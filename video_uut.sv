==> flow/design.v <==
module video_uut (
    input  wire         clk_i           , 
    input  wire         cen_i           , 
    input  wire         vid_sel_i       , 
    input  wire [19:0]  vdat_bars_i     , 
    input  wire [19:0]  vdat_colour_i   , 
    input  wire [3:0]   fvht_i          , 
    output wire [3:0]   fvht_o          , 
    output wire [19:0]  video_o           
); 
reg [19:0]  vid_d1;
reg [3:0]   fvht_d1;
wire h_in = fvht_i[1];
reg h_dly;
wire h_pos = h_in & ~h_dly;
wire h_neg = ~h_in & h_dly;
wire v_in = fvht_i[2];
reg v_dly;
wire v_pos = v_in & ~v_dly;
wire v_neg = ~v_in & v_dly;
reg [30:0] pixel_array [0:99][0:99];
integer i = 0;
integer j =0;
reg[15:0] h_pointer = 0;
reg[15:0] v_pointer = 0;
reg[15:0] h_counter = 0;
reg[15:0] v_counter = 0;
reg[15:0] box_width = 500;
reg[15:0] box_height = 500;
reg[15:0] h_start_position = 250;
reg[15:0] v_start_position = 250;
reg [12:0] x_offset = 0;
reg [12:0] y_offset = 0;
reg x_direction = 1;  
reg y_direction = 1;  
localparam RECT_COLOR = 20'hFFFFFF;
localparam BG_COLOR = 20'h0D98F1;
localparam SPEED=5;
wire is_in_rectangle = (h_counter >= h_start_position + x_offset - box_width / 2) && 
							  (h_counter < h_start_position + x_offset + box_width / 2) && 
							  (v_counter >= v_start_position + y_offset - box_height / 2) && 
							  (v_counter < v_start_position + y_offset + box_height / 2); 
wire is_in_circle = ( (h_counter - (h_start_position + x_offset)) * (h_counter - (h_start_position + x_offset)) +
                      (v_counter - (v_start_position + y_offset)) * (v_counter - (v_start_position + y_offset)) )
                      <= (box_width/2 * box_width/2);
always @(posedge clk_i) begin
    if (cen_i) begin
        h_dly <= h_in;
        v_dly <= v_in;
        h_counter <= (h_neg) ? 0 : h_counter + 1;
        if (h_pos && v_pos)
            v_counter <= 0;
        else if (h_pos)
            v_counter <= v_counter + 1;
        if (h_counter == 0 && v_counter == 0) begin
            if (x_direction) begin
                if (h_start_position + x_offset+(box_width/2) < 1919) begin
                    x_offset <= x_offset + SPEED;   
                end else begin
                    x_direction <= 0;   
                end
            end else begin
                if (x_offset > 0) begin
                    x_offset <= x_offset - SPEED;   
                end else begin
                    x_direction <= 1;   
                end
            end
            if (y_direction) begin
                if (v_start_position + y_offset + (box_height/2)< 1125) begin
                    y_offset <= y_offset + SPEED;   
                end else begin
                    y_direction <= 0;   
                end
            end else begin
                if (y_offset > 0) begin
                    y_offset <= y_offset - SPEED;   
                end else begin
                    y_direction <= 1;   
                end
            end
        end
        if (is_in_rectangle) begin
            vid_d1 <= RECT_COLOR;
        end else begin
            vid_d1 <= BG_COLOR;
        end
        fvht_d1 <= fvht_i;
    end
end
assign fvht_o  = fvht_d1;
assign video_o = vid_d1;
endmodule
### Step by step through the tools: video_uut

The steps from the RTL of video_uut to its reports follow in flow order.
Lines are those of the file above, counted from 1.
Operators carry their Yosys type and port widths (W data, S select, Z words).
Library cell names are shortened.
The mark - stands for no value.

| inputs | value |
|---|---|
| top | video_uut |
| clock | clk_i |
| cell library | sky130hd |
| timing corner | tt_025C_1v80 |

### Word-level counts

Source: Yosys, flattened and elaborated, memories not mapped. Widths are those after wreduce. Registers that Yosys merges into a memory's read port (data or address) are not register bits. Print and check cells do not count. Equal cells are merged and count once.

| operators by class | value |
|---|---|
| $add $sub $neg | 12 |
| multiply operators | 0 |
| div/mod/pow operators | 0 |
| order comparisons | 8 |
| equality and inequality tests | 2 |
| shifts and indexed selects | 0 |
| multiplexer cells | 14 |
| bitwise logic cells | 6 |
| reductions and logical operators | 14 |

Operator list:

| cell | count |
|---|---|
| $mux W13 | 6 |
| $ge A16 B32 Y1 | 2 |
| $lt A16 B32 Y1 | 2 |
| $sub A32 B8 Y32 const B | 2 |
| $add A16 B1 Y16 const B | 2 |
| $logic_not A16 Y1 | 2 |
| $add A14 B8 Y15 const B | 2 |
| $lt A15 B11 Y1 const B | 2 |
| $add A8 B13 Y14 const A | 2 |
| $gt A13 B1 Y1 const B | 2 |
| $add A13 B3 Y13 const B | 2 |
| $sub A13 B3 Y13 const B | 2 |
| $mux W18 | 1 |
| $mux W16 | 1 |
| $reduce_and A4 Y1 | 2 |
| $reduce_bool A2 Y1 | 3 |
| $mux W1 | 6 |
| $logic_and A1 B1 Y1 | 5 |
| $ne A2 B1 Y1 const B | 2 |
| $reduce_and A2 Y1 | 2 |
| $and A1 B1 Y1 | 3 |
| $not A1 Y1 | 3 |

| bit counts | value |
|---|---|
| bits in registers | 86 |
| latch bits | 0 |
| bits in writable memories | 0 |
| bits in read-only memories | 0 |
| word width x clocked read ports | 0 |
| memories kept | 0 |
| cells after elaboration | 66 |

### Logic depth

Depth = most cells in a row (Yosys ltp): at word level without a register or memory, in the mapped netlist without a sequential cell, where the memories' decode and read muxes count.

| logic depth | value |
|---|---|
| word-level depth | 7 |
| ABC_AREA | 0 |
| mapped depth | 20 |
| mapped depth without buffers | 17 |

### Synthesis result

Source: synth_stat.txt of the flow (Yosys; design flattened, memories mapped). It holds for the ABC_AREA given above (unset counts as 0); a run with the other value may have another netlist.
Totals and module areas in this step are rounded.

Cell types:

| cell type | count |
|---|---|
| edfxtp_1 | 65 |
| ha_1 | 95 |
| xnor2_1 | 55 |
| xor2_1 | 43 |
| nor2_1 | 81 |
| a21oi_1 | 50 |
| nand2_1 | 47 |
| buf_4 | 21 |
| nand3_1 | 28 |
| inv_1 | 37 |
| o21ai_0 | 27 |
| nor3_1 | 23 |
| nor4_1 | 17 |
| nand4_1 | 14 |
| and3_1 | 12 |
| nor2b_1 | 12 |
| clkbuf_1 | 19 |
| buf_2 | 13 |

Other cell types: 64; their cells: 164.

| mapped netlist | value |
|---|---|
| mapped cells | 823 |
| cell area after synthesis | 7,300 sq um |
| sequential area | 2,000 sq um |
| mapped flip-flops | 65 |

### Worst setup path after synthesis

Source: OpenSTA report_checks on the synthesized netlist (no wires, ideal clock, input and output delay 20% of the period each), path of least setup slack; recovery checks are left aside. Register names are those of the netlist, which keeps one name where synthesis merged equal registers.

| timing path post-synthesis | value |
|---|---|
| kind | register -> register |
| start point | register x_offset[1] |
| end point | register vid_d1[14] |
| clock period | 5.51 ns |
| arrival time | 3.657 ns |
| required time | 5.254 ns |
| setup slack | 1.596 ns |
| delay of the path | 3.913 ns |
| driving pins on the path | 15 |
| synthesis period reached | 3.914 ns |

"delay of the path" = arrival - input delay + setup time.
"driving pins on the path" counts driving pins, that of a launching flip-flop among them; a cell with two outputs on the path counts twice.
"synthesis period reached" is the clock period less the worst setup slack; recovery checks do not enter. This is arithmetic on one report: input and output delays are still those of the set period (20% each).
Between the ends stands the longest chain of elaborated cells between them, by number of cells; it is not shown to be the way that was timed. Of several equally long chains one is given.
Each line given opens the expression or statement behind the cell; cells for indexed reads and writes are added by Yosys, which also makes memories of some case tables.

| on the way, post-synthesis | value |
|---|---|
| cell sequence | edfxtp_1 ha_1 clkbuf_1 clkbuf_1 a31oi_1 a21oi_1 a21oi_1 a2111oi_0 ha_1 ha_1 a21o_1 a21o_1 a21oi_1 or4b_2 and4b_1 |
| length of the longest elaborated chain | 7 |
| elaborated cells on any way between the ends | 9 |

RTL lines, path post-synthesis:

| element | line | RTL |
|---|---|---|
| start: declaration | 32 | `reg [12:0] x_offset = 0;` |
| start: assignment | 58 | `x_offset <= x_offset + SPEED;` |
| start: assignment | 64 | `x_offset <= x_offset - SPEED;` |
| $add A8 B13 Y14 | 39 | `wire is_in_rectangle = (h_counter >= h_start_position + x_offset - box_width / 2) &&` |
| $sub A32 B8 Y32 | 39 |  |
| $ge A16 B32 Y1 | 39 |  |
| $logic_and A1 B1 Y1 x3 | 39 |  |
| $mux W18 | 83 | `if (is_in_rectangle) begin` |
| end: assignment | 84 | `vid_d1 <= RECT_COLOR;` |
| end: assignment | 86 | `vid_d1 <= BG_COLOR;` |
| end: declaration | 11 | `reg [19:0]  vid_d1;` |

### Worst path after layout

From the final timing report of run A: the path of least setup slack in the routed layout; clock arrival at registers is part of the times.

| timing path after layout | value |
|---|---|
| kind | register -> register |
| start point | register x_offset[1] |
| end point | register vid_d1[14] |
| clock period | 8.27 ns |
| arrival time | 4.71 ns |
| required time | 8.37 ns |
| setup slack | 3.66 ns |
| driving pins on the path | 15 |

Between the ends stands the longest chain of elaborated cells between them, by number of cells; it is not shown to be the way that was timed. Of several equally long chains one is given.

| on the way, after layout | value |
|---|---|
| cell sequence | edfxtp_1 ha_1 clkbuf_1 clkbuf_1 a31oi_1 a21oi_1 a21oi_1 a2111oi_0 ha_1 ha_1 a21o_1 a21o_1 a21oi_1 or4b_2 and4b_1 |
| length of the longest elaborated chain | 7 |
| elaborated cells on any way between the ends | 9 |

RTL lines, path after layout:

| element | line | RTL |
|---|---|---|
| start: declaration | 32 | `reg [12:0] x_offset = 0;` |
| start: assignment | 58 | `x_offset <= x_offset + SPEED;` |
| start: assignment | 64 | `x_offset <= x_offset - SPEED;` |
| $add A8 B13 Y14 | 39 | `wire is_in_rectangle = (h_counter >= h_start_position + x_offset - box_width / 2) &&` |
| $sub A32 B8 Y32 | 39 |  |
| $ge A16 B32 Y1 | 39 |  |
| $logic_and A1 B1 Y1 x3 | 39 |  |
| $mux W18 | 83 | `if (is_in_rectangle) begin` |
| end: assignment | 84 | `vid_d1 <= RECT_COLOR;` |
| end: assignment | 86 | `vid_d1 <= BG_COLOR;` |
| end: declaration | 11 | `reg [19:0]  vid_d1;` |

Measured results for video_uut: 2 stored runs of the Yosys and OpenROAD flow on sky130hd. The settings differ; the order carries no meaning. The constraints put input and output delay at 20% of the set period each and load the outputs with 0.01 pF.
"period achieved" means the clock period less the worst setup slack. The figure is calculated, with input and output delays left at 20% of the set period.
"worst setup path time" means the part of the period allowed to the worst setup path (the constraints hold back 20% at inputs and 20% at outputs) less its slack; where the path has registers, the arrival times of their clocks count too.
The measured numbers are rounded.
A setting shown as . is not set for that run.

| stored run | period_ns | CORE_UTILIZATION | SETUP_SLACK_MARGIN | PLACE_DENSITY_LB_ADDON | CORE_MARGIN | CELL_PAD_IN_SITES_GLOBAL_PLACEMENT | GPL_TIMING_DRIVEN | GPL_ROUTABILITY_DRIVEN | CTS_CLUSTER_DIAMETER | CAP_MARGIN | SLEW_MARGIN | area of the synthesized netlist (sq um) | die outline area (sq um) | standard-cell area after layout (sq um) | final design utilization (%) | setup slack of the worst path (ns) | setup total negative slack (ns) | period achieved (ns) | worst setup path time (ns) | worst setup path type |
|---|---|---|---|---|---|---|---|---|---|---|---|---|---|---|---|---|---|---|---|---|
| run A | 8.27 | 67 | 1.85 | 0.25 | 8 | 0 | 0 | 1 | 382 | 20 | 20 | 7,300 | 14,000 | 7,900 | 73 | 3.7 | 0.000 | 4.610 | 4.61 | register -> register |
| run B | 3.88 | 40 | . | . | 2 | . | . | . | . | 20 | 20 | 7,300 | 19,000 | 8,400 | 47 | 0.22 | 0.000 | 3.657 | 3.66 | register -> register |
